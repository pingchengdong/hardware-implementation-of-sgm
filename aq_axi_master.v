==> flow/design.v <==
module aq_axi_master(
  input           ARESETN,
  input           ACLK,
  output [0:0]  M_AXI_AWID,
  output [31:0] M_AXI_AWADDR,
  output [7:0]  M_AXI_AWLEN,     
  output [2:0]  M_AXI_AWSIZE,    
  output [1:0]  M_AXI_AWBURST,   
  output        M_AXI_AWLOCK,    
  output [3:0]  M_AXI_AWCACHE,   
  output [2:0]  M_AXI_AWPROT,    
  output [3:0]  M_AXI_AWQOS,     
  output [0:0]  M_AXI_AWUSER,    
  output        M_AXI_AWVALID,
  input         M_AXI_AWREADY,
  output [63:0] M_AXI_WDATA,
  output [7:0]  M_AXI_WSTRB,
  output        M_AXI_WLAST,
  output [0:0]  M_AXI_WUSER,
  output        M_AXI_WVALID,
  input         M_AXI_WREADY,
  input [0:0]   M_AXI_BID,
  input [1:0]   M_AXI_BRESP,
  input [0:0]   M_AXI_BUSER,
  input         M_AXI_BVALID,
  output        M_AXI_BREADY,
  output [0:0]  M_AXI_ARID,
  output [31:0] M_AXI_ARADDR,
  output [7:0]  M_AXI_ARLEN,
  output [2:0]  M_AXI_ARSIZE,
  output [1:0]  M_AXI_ARBURST,
  output [1:0]  M_AXI_ARLOCK,
  output [3:0]  M_AXI_ARCACHE,
  output [2:0]  M_AXI_ARPROT,
  output [3:0]  M_AXI_ARQOS,
  output [0:0]  M_AXI_ARUSER,
  output        M_AXI_ARVALID,
  input         M_AXI_ARREADY,
  input [0:0]   M_AXI_RID,
  input [63:0]  M_AXI_RDATA,
  input [1:0]   M_AXI_RRESP,
  input         M_AXI_RLAST,
  input [0:0]   M_AXI_RUSER,
  input         M_AXI_RVALID,
  output        M_AXI_RREADY,
  input         MASTER_RST,
  input         WR_START,
  input [31:0]  WR_ADRS,
  input [31:0]  WR_LEN, 
  output        WR_READY,
  output        WR_FIFO_RE,
  input         WR_FIFO_EMPTY,
  input         WR_FIFO_AEMPTY,
  input [63:0]  WR_FIFO_DATA,
  output        WR_DONE,
  input         RD_START,
  input [31:0]  RD_ADRS,
  input [31:0]  RD_LEN, 
  output        RD_READY,
  output        RD_FIFO_WE,
  input         RD_FIFO_FULL,
  input         RD_FIFO_AFULL,
  output [63:0] RD_FIFO_DATA,
  output        RD_DONE,
  output [31:0] DEBUG
);
  localparam S_WR_IDLE  = 3'd0;
  localparam S_WA_WAIT  = 3'd1;
  localparam S_WA_START = 3'd2;
  localparam S_WD_WAIT  = 3'd3;
  localparam S_WD_PROC  = 3'd4;
  localparam S_WR_WAIT  = 3'd5;
  localparam S_WR_DONE  = 3'd6;
  reg [2:0]   wr_state;
  reg [31:0]  reg_wr_adrs;
  reg [31:0]  reg_wr_len;
  reg         reg_awvalid, reg_wvalid, reg_w_last;
  reg [7:0]   reg_w_len;
  reg [7:0]   reg_w_stb;
  reg [1:0]   reg_wr_status;
  reg [3:0]   reg_w_count, reg_r_count;
  reg [7:0]   rd_chkdata, wr_chkdata;
  reg [1:0]   resp;
  reg rd_first_data;
  reg rd_fifo_enable;
  reg[31:0] rd_fifo_cnt;
assign WR_DONE = (wr_state == S_WR_DONE);
assign WR_FIFO_RE         = rd_first_data | (reg_wvalid & ~WR_FIFO_EMPTY & M_AXI_WREADY & rd_fifo_enable);
always @(posedge ACLK or negedge ARESETN)
begin
	if(!ARESETN)
		rd_fifo_cnt <= 32'd0;
	else if(WR_FIFO_RE)
		rd_fifo_cnt <= rd_fifo_cnt + 32'd1;
	else if(wr_state == S_WR_IDLE)
		rd_fifo_cnt <= 32'd0;	
end
always @(posedge ACLK or negedge ARESETN)
begin
	if(!ARESETN)
		rd_fifo_enable <= 1'b0;
	else if(wr_state == S_WR_IDLE && WR_START)
		rd_fifo_enable <= 1'b1;
	else if(WR_FIFO_RE && (rd_fifo_cnt == RD_LEN[31:3] - 32'd1) )
		rd_fifo_enable <= 1'b0;		
end
  always @(posedge ACLK or negedge ARESETN) begin
    if(!ARESETN) begin
      wr_state            <= S_WR_IDLE;
      reg_wr_adrs[31:0]   <= 32'd0;
      reg_wr_len[31:0]    <= 32'd0;
      reg_awvalid         <= 1'b0;
      reg_wvalid          <= 1'b0;
      reg_w_last          <= 1'b0;
      reg_w_len[7:0]      <= 8'd0;
      reg_w_stb[7:0]      <= 8'd0;
      reg_wr_status[1:0]  <= 2'd0;
      reg_w_count[3:0]    <= 4'd0;
      reg_r_count[3:0]  <= 4'd0;
      wr_chkdata          <= 8'd0;
      rd_chkdata <= 8'd0;
      resp <= 2'd0;
	  rd_first_data <= 1'b0;
  end else begin
    if(MASTER_RST) begin
      wr_state <= S_WR_IDLE;
    end else begin
      case(wr_state)
        S_WR_IDLE: begin
          if(WR_START) begin
            wr_state          <= S_WA_WAIT;
            reg_wr_adrs[31:0] <= WR_ADRS[31:0];
            reg_wr_len[31:0]  <= WR_LEN[31:0] -32'd1;
			rd_first_data <= 1'b1;
          end
          reg_awvalid         <= 1'b0;
          reg_wvalid          <= 1'b0;
          reg_w_last          <= 1'b0;
          reg_w_len[7:0]      <= 8'd0;
          reg_w_stb[7:0]      <= 8'd0;
          reg_wr_status[1:0]  <= 2'd0;
        end
        S_WA_WAIT: begin
          if(!WR_FIFO_AEMPTY | (reg_wr_len[31:11] == 21'd0)) begin
            wr_state          <= S_WA_START;
          end
		  rd_first_data <= 1'b0;
        end
        S_WA_START: begin
          wr_state            <= S_WD_WAIT;
          reg_awvalid         <= 1'b1;
          reg_wr_len[31:11]    <= reg_wr_len[31:11] - 21'd1;
          if(reg_wr_len[31:11] != 21'd0) begin
            reg_w_len[7:0]  <= 8'hFF;
            reg_w_last      <= 1'b0;
            reg_w_stb[7:0]  <= 8'hFF;
          end else begin
            reg_w_len[7:0]  <= reg_wr_len[10:3];
            reg_w_last      <= 1'b1;
            reg_w_stb[7:0]  <= 8'hFF;
          end
        end
        S_WD_WAIT: begin
          if(M_AXI_AWREADY) begin
            wr_state        <= S_WD_PROC;
            reg_awvalid     <= 1'b0;
            reg_wvalid      <= 1'b1;
          end
        end
        S_WD_PROC: begin
          if(M_AXI_WREADY & ~WR_FIFO_EMPTY) begin
            if(reg_w_len[7:0] == 8'd0) begin
              wr_state        <= S_WR_WAIT;
              reg_wvalid      <= 1'b0;
              reg_w_stb[7:0]  <= 8'h00;
            end else begin
              reg_w_len[7:0]  <= reg_w_len[7:0] -8'd1;
            end
          end
        end
        S_WR_WAIT: begin
          if(M_AXI_BVALID) begin
            reg_wr_status[1:0]  <= reg_wr_status[1:0] | M_AXI_BRESP[1:0];
            if(reg_w_last) begin
              wr_state          <= S_WR_DONE;
            end else begin
              wr_state          <= S_WA_WAIT;
              reg_wr_adrs[31:0] <= reg_wr_adrs[31:0] + 32'd2048;
            end
          end
        end
        S_WR_DONE: begin
            wr_state <= S_WR_IDLE;
          end
        default: begin
          wr_state <= S_WR_IDLE;
        end
      endcase
      end
    end
  end
  assign M_AXI_AWID         = 1'b0;
  assign M_AXI_AWADDR[31:0] = reg_wr_adrs[31:0];
  assign M_AXI_AWLEN[7:0]   = reg_w_len[7:0];
  assign M_AXI_AWSIZE[2:0]  = 2'b011;
  assign M_AXI_AWBURST[1:0] = 2'b01;
  assign M_AXI_AWLOCK       = 1'b0;
  assign M_AXI_AWCACHE[3:0] = 4'b0011;
  assign M_AXI_AWPROT[2:0]  = 3'b000;
  assign M_AXI_AWQOS[3:0]   = 4'b0000;
  assign M_AXI_AWUSER[0]    = 1'b1;
  assign M_AXI_AWVALID      = reg_awvalid;
  assign M_AXI_WDATA[63:0]  = WR_FIFO_DATA[63:0];
  assign M_AXI_WSTRB[7:0]   = (reg_wvalid & ~WR_FIFO_EMPTY)?8'hFF:8'h00;
  assign M_AXI_WLAST        = (reg_w_len[7:0] == 8'd0)?1'b1:1'b0;
  assign M_AXI_WUSER        = 1;
  assign M_AXI_WVALID       = reg_wvalid & ~WR_FIFO_EMPTY;
  assign M_AXI_BREADY       = M_AXI_BVALID;
  assign WR_READY           = (wr_state == S_WR_IDLE)?1'b1:1'b0;
  localparam S_RD_IDLE  = 3'd0;
  localparam S_RA_WAIT  = 3'd1;
  localparam S_RA_START = 3'd2;
  localparam S_RD_WAIT  = 3'd3;
  localparam S_RD_PROC  = 3'd4;
  localparam S_RD_DONE  = 3'd5;
  reg [2:0]   rd_state;
  reg [31:0]  reg_rd_adrs;
  reg [31:0]  reg_rd_len;
  reg         reg_arvalid, reg_r_last;
  reg [7:0]   reg_r_len;
 assign RD_DONE = (rd_state == S_RD_DONE) ; 
  always @(posedge ACLK or negedge ARESETN) begin
    if(!ARESETN) begin
      rd_state          <= S_RD_IDLE;
      reg_rd_adrs[31:0] <= 32'd0;
      reg_rd_len[31:0]  <= 32'd0;
      reg_arvalid       <= 1'b0;
      reg_r_len[7:0]    <= 8'd0;
    end else begin
      case(rd_state)
        S_RD_IDLE: begin
          if(RD_START) begin
            rd_state          <= S_RA_WAIT;
            reg_rd_adrs[31:0] <= RD_ADRS[31:0];
            reg_rd_len[31:0]  <= RD_LEN[31:0] -32'd1;
          end
          reg_arvalid     <= 1'b0;
          reg_r_len[7:0]  <= 8'd0;
        end
        S_RA_WAIT: begin
          if(~RD_FIFO_AFULL) begin
            rd_state          <= S_RA_START;
          end
        end
        S_RA_START: begin
          rd_state          <= S_RD_WAIT;
          reg_arvalid       <= 1'b1;
          reg_rd_len[31:11] <= reg_rd_len[31:11] -21'd1;
          if(reg_rd_len[31:11] != 21'd0) begin
            reg_r_last      <= 1'b0;
            reg_r_len[7:0]  <= 8'd255;
          end else begin
            reg_r_last      <= 1'b1;
            reg_r_len[7:0]  <= reg_rd_len[10:3];
          end
        end
        S_RD_WAIT: begin
          if(M_AXI_ARREADY) begin
            rd_state        <= S_RD_PROC;
            reg_arvalid     <= 1'b0;
          end
        end
        S_RD_PROC: begin
          if(M_AXI_RVALID) begin
            if(M_AXI_RLAST) begin
              if(reg_r_last) begin
                rd_state          <= S_RD_DONE;
              end else begin
                rd_state          <= S_RA_WAIT;
                reg_rd_adrs[31:0] <= reg_rd_adrs[31:0] + 32'd2048;
              end
            end else begin
              reg_r_len[7:0] <= reg_r_len[7:0] -8'd1;
            end
          end
        end
		S_RD_DONE:begin
			rd_state          <= S_RD_IDLE;
		end
	  endcase
    end
  end
  assign M_AXI_ARID         = 1'b0;
  assign M_AXI_ARADDR[31:0] = reg_rd_adrs[31:0];
  assign M_AXI_ARLEN[7:0]   = reg_r_len[7:0];
  assign M_AXI_ARSIZE[2:0]  = 3'b011;
  assign M_AXI_ARBURST[1:0] = 2'b01;
  assign M_AXI_ARLOCK       = 1'b0;
  assign M_AXI_ARCACHE[3:0] = 4'b0011;
  assign M_AXI_ARPROT[2:0]  = 3'b000;
  assign M_AXI_ARQOS[3:0]   = 4'b0000;
  assign M_AXI_ARUSER[0]    = 1'b1;
  assign M_AXI_ARVALID      = reg_arvalid;
  assign M_AXI_RREADY       = M_AXI_RVALID & ~RD_FIFO_FULL;
  assign RD_READY           = (rd_state == S_RD_IDLE)?1'b1:1'b0;
  assign RD_FIFO_WE         = M_AXI_RVALID;
  assign RD_FIFO_DATA[63:0] = M_AXI_RDATA[63:0];
  assign DEBUG[31:0] = {reg_wr_len[31:8],
                        1'd0, wr_state[2:0], 1'd0, rd_state[2:0]};
endmodule
# Tool chain data of aq_axi_master
# What the tools print for aq_axi_master, step after step.
# Line numbers count from 1 in the design file above.
# Library cell names are shortened.
# The mark n/a stands for no value.
# setup
design	aq_axi_master
clk_port	ACLK
library	sky130hd
pvt_corner	tt_025C_1v80

# Word level
# Yosys after proc, flatten, opt, wreduce and memory -nomap, before mapping. Memory bits, and registers merged into a memory's read port (data or address), are not among the register bits. Print and check cells are not counted. Equal cells are merged and count once.
# word_totals
regBits	189
word_cells	166
# op_classes
bitwise	10
addsub	10
equal	32
reduce_and_logical	38
muxes	58
# op_table
cell	count
two-way mux 32 bit	9
parallel mux 32 bit (select 2 bit)	2
parallel mux 21 bit (select 2 bit)	2
subtractor 32 x 1 -> 32 bit with constant B	2
adder 32 x 12 -> 32 bit with constant B	2
two-way mux 8 bit	7
parallel mux 8 bit (select 3 bit)	2
subtractor 21 x 1 -> 21 bit with constant B	2
nonzero test 21 bit	2
two-way mux 3 bit	14
two-way mux 21 bit	2
parallel mux 3 bit (select 6 bit)	2
adder 32 x 1 -> 32 bit with constant B	1
equality test 32 bit	1
subtractor 29 x 1 -> 30 bit with constant B	1
!= test 2 bit with constant B	14
zero test 21 bit	1
!= test 3 bit with constant B	6
subtractor 8 x 1 -> 8 bit with constant B	2
equality test 3 bit with constant B	5
AND reduction 3 bit	5
nonzero test 3 bit	5
AND reduction 5 bit	3
nonzero test 2 bit	7
two-way mux 1 bit	13
equality test 3 x 2 -> 1 bit with constant B	4
AND reduction 6 bit	2
AND reduction 2 bit	5
# Other operator kinds: 12; their cells: 25.

# Longest topological paths
# Yosys ltp: most cells in a row. Word level: on the elaborated netlist, between registers, memories and ports. Mapped: between sequential cells and ports; inverters and the memories' decode and read muxes count.
# depth
word_depth	8
abc_area	1
ltp_mapped	16
mapped_depth_nobuf	16

# Synthesis result
# Yosys stat after the flow's synthesis: flattened, memories mapped to cells. It holds for the ABC_AREA given above (unset counts as 0); a run with the other value may have another netlist.
# by_type
type	count
dfrtp_1	182
nand2_1	473
buf_4	205
nor2_1	252
inv_1	198
nand3_1	130
o21ai_0	130
xor2_1	74
a21oi_1	48
nor2_2	33
xnor2_1	22
nand4_1	28
a31oi_1	24
nor3_1	29
nor2_4	12
a22oi_1	15
ha_1	9
o211ai_1	15
# Other cell types: 42; their cells: 199.
# synth_totals
n_buf	249
ffs	183
cells	2078
mapped_area_um2	14488.9

# Path before layout
# Path of least setup slack by OpenSTA after synthesis, without wires, with an ideal clock, recovery checks aside; 20% of the period is set as input and as output delay. Where synthesis merged equal registers, the netlist keeps one of their names.
# synth_path
kind	input -> register
startpoint	input RD_LEN[3]
endpoint	register rd_fifo_enable
in_delay_ps	498
path_delay_ps	1460
stages	13
arrival_ps	1841
period_ps	2490
setup_slack_ps	533
path_buffers	0
synth_period_reached_ps	1957
# "path_delay_ps" = arrival - input delay + setup time.
# "stages": output pins that drive a net of the path, with the launching flip-flop's if there is one; two outputs of one cell count as two.
# "synth_period_reached_ps" = period - worst setup slack (recovery checks aside). The figure is calculated, with input and output delays left at 20% of the set period.
# Between the ends stands the longest chain of elaborated cells between them, by number of cells; it is not shown to be the way that was timed. Of several equally long chains one is given.
# A line is the first line of the expression or statement that the cell stems from. Yosys adds cells for indexed reads and writes and turns some case tables into memories.
# At most two assigning lines are given for a register; there are more.
# synth_via
cell_sequence	inv_1 > ha_1 > nand2_1 > nor2_4 > nand2_1 > nor2_1 > nand2_1 > nand2_1 > nand3_1 > nor2_1 > nand3_1 > nand2_1 > nand2_1
elab_chain_len	5
cone_cells	6
cone_classes	add/sub: 1; eq/ne: 1; mux: 2; reduce/logical: 2
# synth_rtl
item	line	text
from (decl)	58	input [31:0]  RD_LEN,
subtractor 29 x 1 -> 30 bit	104	else if(WR_FIFO_RE && (rd_fifo_cnt == RD_LEN[31:3] - 32'd1) )
equality test 32 bit	104
logical AND 1 bit	104
two-way mux 1 bit	104
two-way mux 1 bit	102	else if(wr_state == S_WR_IDLE && WR_START)
to (assign)	101	rd_fifo_enable <= 1'b0;
to (assign)	103	rd_fifo_enable <= 1'b1;
to (decl)	85	reg rd_fifo_enable;

# Path in the finished layout
# From the final timing report of entry A: the path of least setup slack in the routed layout; clock arrival at registers is part of the times.
# The path's times are printed in steps of 10 ps; the period is the one set.
# layout_path
kind	register -> register
startpoint	register rd_state[1]
endpoint	register reg_rd_adrs[22]
period_ps	3910
stages	7
path_buffers	1
arrival_ps	3480
setup_slack_ps	730
# Between the ends stands the longest chain of elaborated cells between them, by number of cells; it is not shown to be the way that was timed. Of several equally long chains one is given.
# At most two assigning lines are given for a register; there are more.
# layout_via
cell_sequence	dfrtp_1 > nor2_1 > nand2_1 > inv_1 > buf_4 > o21ai_0 > o22ai_1
elab_chain_len	3
cone_cells	9
cone_classes	eq/ne: 5; mux: 1; reduce/logical: 3
# layout_rtl
item	line	text
from (decl)	226	reg [2:0]   rd_state;
from (assign)	234	rd_state          <= S_RD_IDLE;
from (assign)	243	rd_state          <= S_RA_WAIT;
equality test 3 bit	240	case(rd_state)
nonzero test 2 bit	n/a
AND reduction 5 bit	n/a
to (assign)	244	reg_rd_adrs[31:0] <= RD_ADRS[31:0];
to (assign)	280	reg_rd_adrs[31:0] <= reg_rd_adrs[31:0] + 32'd2048;
to (decl)	227	reg [31:0]  reg_rd_adrs;

Data sheet: physical implementation of aq_axi_master

Measured data: module aq_axi_master, platform sky130hd, 2 stored runs of the flow under differing settings, order arbitrary. Input and output delays are each 20% of the period that was set; the output load is 0.01 pF.
"achievedPeriod_ps" = clock period - worst setup slack. The figure is calculated, with input and output delays left at 20% of the set period.
"worst_setup_path_time_ps" = time allowed to the worst setup path (clock period - input delay - output delay, where it has them) - its slack; a late launch clock adds to it, a late capture clock takes from it.
By "power_total_mw" is meant OpenSTA's value without simulated activity: inputs other than the clock are taken to toggle once in ten clock periods, and the tool carries that through the logic.
"worst_setup_path_time_ps" is known to 10 ps.

Entry A, flow files:
==> flow/run.sh <==
#!/bin/bash
# the make line also repeats the synthesis and layout settings of config.mk as NAME=value (left out here)
make -C /OpenROAD-flow-scripts/flow DESIGN_CONFIG=/design/flow/config.mk WORK_HOME=/design/flow/orfs CLKGATE_MAP_FILE= finish
==> flow/config.mk <==
export PLATFORM = sky130hd
export DESIGN_NAME = aq_axi_master
export DESIGN_NICKNAME = aq_axi_master
export VERILOG_FILES = /design/flow/design.v
export SDC_FILE = /design/flow/constraint.sdc
export NUM_CORES = 4
export LEC_CHECK = 0
export ABC_AREA = 1
export CAP_MARGIN = 20
export CELL_PAD_IN_SITES_DETAIL_PLACEMENT = 1
export CORE_MARGIN = 2
export CORE_UTILIZATION = 54
export CTS_CLUSTER_SIZE = 40
export GPL_ROUTABILITY_DRIVEN = 1
export MAX_ROUTING_LAYER = met5
export PLACE_DENSITY_LB_ADDON = 0.23
export SLEW_MARGIN = 20
==> flow/constraint.sdc <==
create_clock -name core_clock -period 3.91 [get_ports {ACLK}]
set_input_delay 0.7820 -clock core_clock [delete_from_list [all_inputs] [get_ports {ACLK}]]
set_output_delay 0.7820 -clock core_clock [all_outputs]
set_load 0.01 [all_outputs]

==> results of entry A, as CSV <==
result,value
power_total_mw,8.319
worst_setup_path_time_ps,3180
path_kind,"register -> register"
design.die.area_um2,28156.8
finalUtil_pct,63.8
fin_ws_ps,726
tns_ps,0
post_synth_area_um2,14488.9
achievedPeriod_ps,3184
post_route_stdcell_area_um2,16732.3

Entry B, flow files:
==> flow/run.sh <==
#!/bin/bash
# the make line also repeats the synthesis and layout settings of config.mk as NAME=value (left out here)
make -C /OpenROAD-flow-scripts/flow DESIGN_CONFIG=/design/flow/config.mk WORK_HOME=/design/flow/orfs CLKGATE_MAP_FILE= finish
==> flow/config.mk <==
export PLATFORM = sky130hd
export DESIGN_NAME = aq_axi_master
export DESIGN_NICKNAME = aq_axi_master
export VERILOG_FILES = /design/flow/design.v
export SDC_FILE = /design/flow/constraint.sdc
export NUM_CORES = 4
export LEC_CHECK = 0
export ABC_AREA = 0
export CAP_MARGIN = 20
export CELL_PAD_IN_SITES_DETAIL_PLACEMENT = 1
export CORE_MARGIN = 2
export CORE_UTILIZATION = 47
export CTS_CLUSTER_DIAMETER = 151
export GPL_ROUTABILITY_DRIVEN = 0
export PLACE_DENSITY_LB_ADDON = 0.07
export SETUP_SLACK_MARGIN = 0.5
export SLEW_MARGIN = 20
==> flow/constraint.sdc <==
create_clock -name core_clock -period 2.0 [get_ports {ACLK}]
set_input_delay 0.4000 -clock core_clock [delete_from_list [all_inputs] [get_ports {ACLK}]]
set_output_delay 0.4000 -clock core_clock [all_outputs]
set_load 0.01 [all_outputs]

Entry B: incomplete, clock tree synthesis halted on DPL-0033
